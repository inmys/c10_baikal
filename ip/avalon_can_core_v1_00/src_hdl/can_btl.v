==> flow/design.v <==
`timescale 1ns/10ps
module can_btl
( 
  clk,
  rst,
  rx,
  tx,
  baud_r_presc,
  sync_jump_width,
  time_segment1,
  time_segment2,
  triple_sampling,
  sample_point,
  sampled_bit,
  sampled_bit_q,
  tx_point,
  hard_sync,
  rx_idle,
  rx_inter,
  transmitting,
  transmitter,
  go_rx_inter,
  tx_next,
  go_overload_frame,
  go_error_frame,
  go_tx,
  send_ack,
  node_error_passive
);
parameter Tp = 1;
input         clk;
input         rst;
input         rx;
input         tx;
input   [5:0] baud_r_presc;
input   [1:0] sync_jump_width;
input   [3:0] time_segment1;
input   [2:0] time_segment2;
input         triple_sampling;
input         rx_idle;
input         rx_inter;
input         transmitting;
input         transmitter;
input         go_rx_inter;
input         tx_next;
input         go_overload_frame;
input         go_error_frame;
input         go_tx;
input         send_ack;
input         node_error_passive;
output        sample_point;
output        sampled_bit;
output        sampled_bit_q;
output        tx_point;
output        hard_sync;
reg     [6:0] clk_cnt;
reg           clk_en;
reg           clk_en_q;
reg           sync_blocked;
reg           hard_sync_blocked;
reg           sampled_bit;
reg           sampled_bit_q;
reg     [4:0] quant_cnt;
reg     [3:0] delay;
reg           sync;
reg           seg1;
reg           seg2;
reg           resync_latched;
reg           sample_point;
reg     [1:0] sample;
reg           tx_point;
reg           tx_next_sp;
wire          go_sync;
wire          go_seg1;
wire          go_seg2;
wire [7:0]    preset_cnt;
wire          sync_window;
wire          resync;
assign preset_cnt = (baud_r_presc + 1'b1)<<1;         
assign hard_sync  =   (rx_idle | rx_inter)    & (~rx) & sampled_bit & (~hard_sync_blocked);   
assign resync     =  (~rx_idle) & (~rx_inter) & (~rx) & sampled_bit & (~sync_blocked);        
always @ (posedge clk or posedge rst)
begin
  if (rst)
    clk_cnt <= 7'h0;
  else if (clk_cnt >= (preset_cnt-1'b1))
    clk_cnt <=#Tp 7'h0;
  else
    clk_cnt <=#Tp clk_cnt + 1'b1;
end
always @ (posedge clk or posedge rst)
begin
  if (rst)
    clk_en  <= 1'b0;
  else if ({1'b0, clk_cnt} == (preset_cnt-1'b1))
    clk_en  <=#Tp 1'b1;
  else
    clk_en  <=#Tp 1'b0;
end
always @ (posedge clk or posedge rst)
begin
  if (rst)
    clk_en_q  <= 1'b0;
  else
    clk_en_q  <=#Tp clk_en;
end
assign go_sync = clk_en_q & seg2 & (quant_cnt[2:0] == time_segment2) & (~hard_sync) & (~resync);
assign go_seg1 = clk_en_q & (sync | hard_sync | (resync & seg2 & sync_window) | (resync_latched & sync_window));
assign go_seg2 = clk_en_q & (seg1 & (~hard_sync) & (quant_cnt == (time_segment1 + delay)));
always @ (posedge clk or posedge rst)
begin
  if (rst)
    tx_point <= 1'b0;
  else
    tx_point <=#Tp ~tx_point & seg2 & (  clk_en & (quant_cnt[2:0] == time_segment2)
                                       | (clk_en | clk_en_q) & (resync | hard_sync)
                                      );     
end
always @ (posedge clk or posedge rst)
begin
  if (rst)
    resync_latched <= 1'b0;
  else if (resync & seg2 & (~sync_window))
    resync_latched <=#Tp 1'b1;
  else if (go_seg1)
    resync_latched <= 1'b0;
end
always @ (posedge clk or posedge rst)
begin
  if (rst)
    sync <= 1'b0;
  else if (clk_en_q)
    sync <=#Tp go_sync;
end
always @ (posedge clk or posedge rst)
begin
  if (rst)
    seg1 <= 1'b1;
  else if (go_seg1)
    seg1 <=#Tp 1'b1;
  else if (go_seg2)
    seg1 <=#Tp 1'b0;
end
always @ (posedge clk or posedge rst)
begin
  if (rst)
    seg2 <= 1'b0;
  else if (go_seg2)
    seg2 <=#Tp 1'b1;
  else if (go_sync | go_seg1)
    seg2 <=#Tp 1'b0;
end
always @ (posedge clk or posedge rst)
begin
  if (rst)
    quant_cnt <= 5'h0;
  else if (go_sync | go_seg1 | go_seg2)
    quant_cnt <=#Tp 5'h0;
  else if (clk_en_q)
    quant_cnt <=#Tp quant_cnt + 1'b1;
end
always @ (posedge clk or posedge rst)
begin
  if (rst)
    delay <= 4'h0;
  else if (resync & seg1 & (~transmitting | transmitting & (tx_next_sp | (tx & (~rx)))))   
    delay <=#Tp (quant_cnt > {3'h0, sync_jump_width})? ({2'h0, sync_jump_width} + 1'b1) : (quant_cnt + 1'b1);
  else if (go_sync | go_seg1)
    delay <=#Tp 4'h0;
end
assign sync_window = ((time_segment2 - quant_cnt[2:0]) < ( sync_jump_width + 1'b1));
always @ (posedge clk or posedge rst)
begin
  if (rst)
    sample <= 2'b11;
  else if (clk_en_q)
    sample <= {sample[0], rx};
end
always @ (posedge clk or posedge rst)
begin
  if (rst)
    begin
      sampled_bit <= 1'b1;
      sampled_bit_q <= 1'b1;
      sample_point <= 1'b0;
    end
  else if (go_error_frame)
    begin
      sampled_bit_q <=#Tp sampled_bit;
      sample_point <=#Tp 1'b0;
    end
  else if (clk_en_q & (~hard_sync))
    begin
      if (seg1 & (quant_cnt == (time_segment1 + delay)))
        begin
          sample_point <=#Tp 1'b1;
          sampled_bit_q <=#Tp sampled_bit;
          if (triple_sampling)
            sampled_bit <=#Tp (sample[0] & sample[1]) | ( sample[0] & rx) | (sample[1] & rx);
          else
            sampled_bit <=#Tp rx;
        end
    end
  else
    sample_point <=#Tp 1'b0;
end
always @ (posedge clk or posedge rst)
begin
  if (rst)
    tx_next_sp <= 1'b0;
  else if (go_overload_frame | (go_error_frame & (~node_error_passive)) | go_tx | send_ack)
    tx_next_sp <=#Tp 1'b0;
  else if (go_error_frame & node_error_passive)
    tx_next_sp <=#Tp 1'b1;
  else if (sample_point)
    tx_next_sp <=#Tp tx_next;
end
always @ (posedge clk or posedge rst)
begin
  if (rst)
    sync_blocked <=#Tp 1'b1;
  else if (clk_en_q)
    begin
      if (resync)
        sync_blocked <=#Tp 1'b1;
      else if (go_seg2)
        sync_blocked <=#Tp 1'b0;
    end
end
always @ (posedge clk or posedge rst)
begin
  if (rst)
    hard_sync_blocked <=#Tp 1'b0;
  else if (hard_sync & clk_en_q | (transmitting & transmitter | go_tx) & tx_point & (~tx_next))
    hard_sync_blocked <=#Tp 1'b1;
  else if (go_rx_inter | (rx_idle | rx_inter) & sample_point & sampled_bit)   
    hard_sync_blocked <=#Tp 1'b0;
end
endmodule
Reports on can_btl. Tool output for the design above, in the order of the flow. Lines are those of the file above, counted from 1. The mark -- stands for no value.

Design top: can_btl. Clock input: clk. Library: sky130hd. Timing corner: tt_025C_1v80.

Word-level counts. Counts by Yosys on the flattened word-level netlist (proc, flatten, opt, wreduce; memories kept). Register bits leave out memories and registers merged into their read ports (data or address). Print and check cells are left out.

Under bits in registers stands 31. Under input bits stands 31. For output and inout bits the number is 5. The entry for cells after elaboration reads 143.

Add/subtract/negate cells: 8. For $lt $le $gt $ge the number is 3. Equal/unequal tests: 4. Multiplexer cells: 26. Bitwise logic cells: 72. For reductions and logical operators the number is 13.

Operator list (count): AND 1 bit (40); 2-to-1 mux 1 bit (20); bitwise OR 1 bit (19); nonzero test 2 bit (9); NOT 1 bit (13); 2-to-1 mux 4 bit (3); 2-to-1 mux 5 bit (2); greater-or-equal comparator 7 x 8 -> 1 bit (1); equality test 7 x 8 -> 1 bit (1); subtractor 8 x 1 -> 8 bit with constant B (1); adder 6 x 1 -> 7 bit with constant B (1); adder 7 x 1 -> 7 bit with constant B (1); 2-to-1 mux 7 bit (1); adder 2 x 1 -> 3 bit with constant B (2); adder 4 x 4 -> 5 bit (1); adder 5 x 1 -> 5 bit with constant B (1); greater-than comparator 5 x 2 -> 1 bit (1); equality test 5 bit (1); AND reduction 2 bit (2); != test 3 x 2 -> 1 bit with constant B (1); subtractor 3 bit (1); < comparator 3 bit (1); equality test 3 bit (1); AND reduction 3 bit (1); nonzero test 3 bit (1).

Longest topological paths. Yosys ltp: most cells in a row. Word level: on the elaborated netlist, between registers, memories and ports. Mapped: between sequential cells and ports; inverters and the memories' decode and read muxes count.

For depth in word-level cells the number is 13. The entry for ABC_AREA reads 0. The entry for gate-level depth with buffers reads 12. Under mapped depth without buffers stands 12.

After synthesis. Yosys stat after the flow's synthesis: flattened, memories mapped to cells. It holds for the ABC_AREA given above (unset counts as 0); a run with the other value may have another netlist.

Cells by type: sky130_fd_sc_hd__dfrtp_1 (count 25, total area 625.6 µm²); sky130_fd_sc_hd__ha_1 (count 21, total area 262.752 µm²); sky130_fd_sc_hd__dfstp_2 (count 6, total area 157.651 µm²); sky130_fd_sc_hd__xnor2_1 (count 15, total area 131.376 µm²); sky130_fd_sc_hd__a21oi_1 (count 21, total area 105.101 µm²); sky130_fd_sc_hd__nand3_1 (count 14, total area 70.067 µm²); sky130_fd_sc_hd__mux2_2 (count 6, total area 67.565 µm²); sky130_fd_sc_hd__nor2_1 (count 18, total area 67.565 µm²); sky130_fd_sc_hd__inv_1 (count 17, total area 63.811 µm²); sky130_fd_sc_hd__xor2_1 (count 7, total area 61.309 µm²); sky130_fd_sc_hd__nand2b_1 (count 9, total area 56.304 µm²); sky130_fd_sc_hd__a21o_1 (count 6, total area 45.043 µm²); sky130_fd_sc_hd__nand2_1 (count 12, total area 45.043 µm²); sky130_fd_sc_hd__fa_1 (count 2, total area 40.038 µm²); sky130_fd_sc_hd__mux2i_1 (count 4, total area 40.038 µm²); sky130_fd_sc_hd__a31oi_1 (count 5, total area 31.28 µm²); sky130_fd_sc_hd__nand4_1 (count 4, total area 25.024 µm²); sky130_fd_sc_hd__nor3_1 (count 5, total area 25.024 µm²).

Not listed: further types 24, cells in them 44.

The entry for standard cells after synthesis reads 241. Under cell area after synthesis stands 2252.2 µm². For sequential area the number is 783.3 µm². For mapped flip-flops the number is 31. The entry for buffer cells reads 6.

Worst setup path after synthesis. Path of least setup slack by OpenSTA after synthesis, without wires, with an ideal clock, recovery checks aside; 20% of the period is set as input and as output delay. Where synthesis merged equal registers, the netlist keeps one of their names.

Kind: input to register. Start point: input port time_segment2[0]. End point: register delay[0]. For period the number is 4.94 ns. The figure for time at the first pin is 0.988 ns. Under arrival stands 3.045 ns. Under setup slack stands 1.763 ns. The entry for delay of the path reads 2.189 ns. The entry for driving pins on the path reads 12. Buffers on the path: 0. Under synthesis period reached stands 3.177 ns.

"delay of the path" = arrival - input delay + setup time. "driving pins on the path": output pins that drive a net of the path, with the launching flip-flop's if there is one; two outputs of one cell count as two. "synthesis period reached" is the clock period less the worst setup slack; recovery checks do not enter. This is arithmetic on one report: input and output delays are still those of the set period (20% each). The rows between start and end are the longest chain of elaborated cells between them; the timing report does not say that the signal goes this way. Where chains are equally long, one stands for them. A line is the first line of the expression or statement that the cell stems from. Yosys adds cells for indexed reads and writes and turns some case tables into memories. At most two assigning lines are given for a register; there are more.

Cell sequence: sky130_fd_sc_hd__inv_1 -> sky130_fd_sc_hd__ha_1 -> sky130_fd_sc_hd__inv_1 -> sky130_fd_sc_hd__fa_1 -> sky130_fd_sc_hd__xor2_1 -> sky130_fd_sc_hd__ha_1 -> sky130_fd_sc_hd__a21o_1 -> sky130_fd_sc_hd__a31oi_1 -> sky130_fd_sc_hd__mux2_2 -> sky130_fd_sc_hd__a21oi_4 -> sky130_fd_sc_hd__nor2b_2 -> sky130_fd_sc_hd__o22ai_1. The figure for length of the longest elaborated chain is 9. The figure for elaborated cells on any way between the ends is 15. Those cells by class: 1 x add/sub; 1 x compare; 1 x eq/ne; 2 x mux; 9 x logic; 1 x reduce/logical.

RTL lines, path post-synthesis: start: declaration (line 38) `input   [2:0] time_segment2;`; subtractor 3 bit (line 171) `assign sync_window = ((time_segment2 - quant_cnt[2:0]) < ( sync_jump_width + 1'b1));`; < comparator 3 bit (line 171); AND 1 bit (line 108) `assign go_seg1 = clk_en_q & (sync | hard_sync | (resync & seg2 & sync_window) | (resync_latched & sync_window) ...`; bitwise OR 1 bit x2 (line 108); AND 1 bit (line 108); bitwise OR 1 bit (line 168) `else if (go_sync | go_seg1)`; 2-to-1 mux 4 bit (line 168); 2-to-1 mux 4 bit (line 166) `else if (resync & seg1 & (~transmitting | transmitting & (tx_next_sp | (tx & (~rx)))))`; end: assignment (line 165) `delay <= 4'h0;`; end: assignment (line 167) `delay <=#Tp (quant_cnt > {3'h0, sync_jump_width})? ({2'h0, sync_jump_width} + 1'b1) : (quant_cnt + 1'b1);`; end: declaration (line 64) `reg     [3:0] delay;`.

Path in the finished layout. From the final timing report of stored run 1: the path of least setup slack in the routed layout; clock arrival at registers is part of the times.

Kind: input to register. Start point: input port baud_r_presc[1]. End point: register clk_cnt[1]. For period the number is 4.3 ns. The figure for time at the first pin is 0.86 ns. Under arrival stands 3.80 ns. Under setup slack stands 0.64 ns. The entry for driving pins on the path reads 13. Buffers on the path: 1.

The rows between start and end are the longest chain of elaborated cells between them; the timing report does not say that the signal goes this way. Where chains are equally long, one stands for them. At most two assigning lines are given for a register; there are more.

Cell sequence: sky130_fd_sc_hd__clkdlybuf4s50_1 -> sky130_fd_sc_hd__ha_1 -> sky130_fd_sc_hd__nor3_1 -> sky130_fd_sc_hd__a31oi_1 -> sky130_fd_sc_hd__nor3_1 -> sky130_fd_sc_hd__nor3b_1 -> sky130_fd_sc_hd__a21oi_1 -> sky130_fd_sc_hd__xor2_1 -> sky130_fd_sc_hd__ha_1 -> sky130_fd_sc_hd__nand3_1 -> sky130_fd_sc_hd__a31o_2 -> sky130_fd_sc_hd__a21oi_1 -> sky130_fd_sc_hd__nor2b_1. The figure for length of the longest elaborated chain is 4. The figure for elaborated cells on any way between the ends is 4. Those cells by class: 2 x add/sub; 1 x compare; 1 x mux.

RTL lines, path after layout: start: declaration (line 35) `input   [5:0] baud_r_presc;`; adder 6 x 1 -> 7 bit (line 79) `assign preset_cnt = (baud_r_presc + 1'b1)<<1;`; subtractor 8 x 1 -> 8 bit (line 86) `else if (clk_cnt >= (preset_cnt-1'b1))`; greater-or-equal comparator 7 x 8 -> 1 bit (line 86); 2-to-1 mux 7 bit (line 86); end: assignment (line 85) `clk_cnt <= 7'h0;`; end: assignment (line 89) `clk_cnt <=#Tp clk_cnt + 1'b1;`; end: declaration (line 56) `reg     [6:0] clk_cnt;`.

Flow measurements of can_btl on sky130hd: 2 stored runs with different settings, listed in no order. Input and output delays are each 20% of the period that was set; the output load is 0.01 pF. "reached clock period" means the clock period less the worst setup slack. The figure is calculated, with input and output delays left at 20% of the set period. "time used up by the worst setup path" is the time allowed to the run's worst setup path (the clock period less input and output delay, where it has them) less its slack. Clock arrival times count: a late capture clock shortens it, a late launch clock lengthens it. "total design power" rests on the timing tool's default activity at the inputs, not on a simulated workload.

Files of stored run 1:
==> flow/run.sh <==
#!/bin/bash
# the make line also repeats the synthesis and layout settings of config.mk as NAME=value (left out here)
make -C /OpenROAD-flow-scripts/flow DESIGN_CONFIG=/design/flow/config.mk WORK_HOME=/design/flow/orfs CLKGATE_MAP_FILE= finish
==> flow/config.mk <==
export PLATFORM = sky130hd
export DESIGN_NAME = can_btl
export DESIGN_NICKNAME = can_btl
export VERILOG_FILES = /design/flow/design.v
export SDC_FILE = /design/flow/constraint.sdc
export NUM_CORES = 4
export LEC_CHECK = 0
export CAP_MARGIN = 20
export CORE_MARGIN = 2
export CORE_UTILIZATION = 60
export CTS_CLUSTER_DIAMETER = 266
export GPL_TIMING_DRIVEN = 1
export MAX_ROUTING_LAYER = met5
export MIN_ROUTING_LAYER = met1
export SETUP_SLACK_MARGIN = -0.31
export SLEW_MARGIN = 10
export TNS_END_PERCENT = 40
==> flow/constraint.sdc <==
create_clock -name core_clock -period 4.3 [get_ports {clk}]
set_input_delay 0.8600 -clock core_clock [delete_from_list [all_inputs] [get_ports {clk}]]
set_output_delay 0.8600 -clock core_clock [all_outputs]
set_load 0.01 [all_outputs]

Results of stored run 1. For the time used up by the worst setup path the run shows 2.80 ns. Worst setup path kind: input to register. The measured total design power is 1.160 mW. The worst hold slack after layout reads 0.399 ns. The measured post-layout utilization is 77.0 %. The total negative setup slack stands at 0.000 ns. The worst slack on setup checks comes to 0.639 ns. The standard-cell area after routing is 2796.4 µm². The measured reached clock period is 3.661 ns. The die footprint comes to 4259.5 µm². The Yosys chip area after synthesis is 2252.2 µm².

Files of stored run 2:
==> flow/run.sh <==
#!/bin/bash
# the make line also repeats the synthesis and layout settings of config.mk as NAME=value (left out here)
make -C /OpenROAD-flow-scripts/flow DESIGN_CONFIG=/design/flow/config.mk WORK_HOME=/design/flow/orfs CLKGATE_MAP_FILE= finish
==> flow/config.mk <==
export PLATFORM = sky130hd
export DESIGN_NAME = can_btl
export DESIGN_NICKNAME = can_btl
export VERILOG_FILES = /design/flow/design.v
export SDC_FILE = /design/flow/constraint.sdc
export NUM_CORES = 4
export LEC_CHECK = 0
export ABC_AREA = 0
export CAP_MARGIN = 30
export CELL_PAD_IN_SITES_GLOBAL_PLACEMENT = 1
export CORE_ASPECT_RATIO = 1.34
export CORE_MARGIN = 2
export CORE_UTILIZATION = 70
export CTS_CLUSTER_SIZE = 65
export GPL_TIMING_DRIVEN = 0
export MAX_ROUTING_LAYER = met4
export MIN_ROUTING_LAYER = met1
export PLACE_DENSITY_LB_ADDON = 0.23
export SETUP_SLACK_MARGIN = 1.27
export SLEW_MARGIN = 5
==> flow/constraint.sdc <==
create_clock -name core_clock -period 4.37 [get_ports {clk}]
set_input_delay 0.8740 -clock core_clock [delete_from_list [all_inputs] [get_ports {clk}]]
set_output_delay 0.8740 -clock core_clock [all_outputs]
set_load 0.01 [all_outputs]

Outcome of stored run 2: no results, placement failed with FLW-0024.
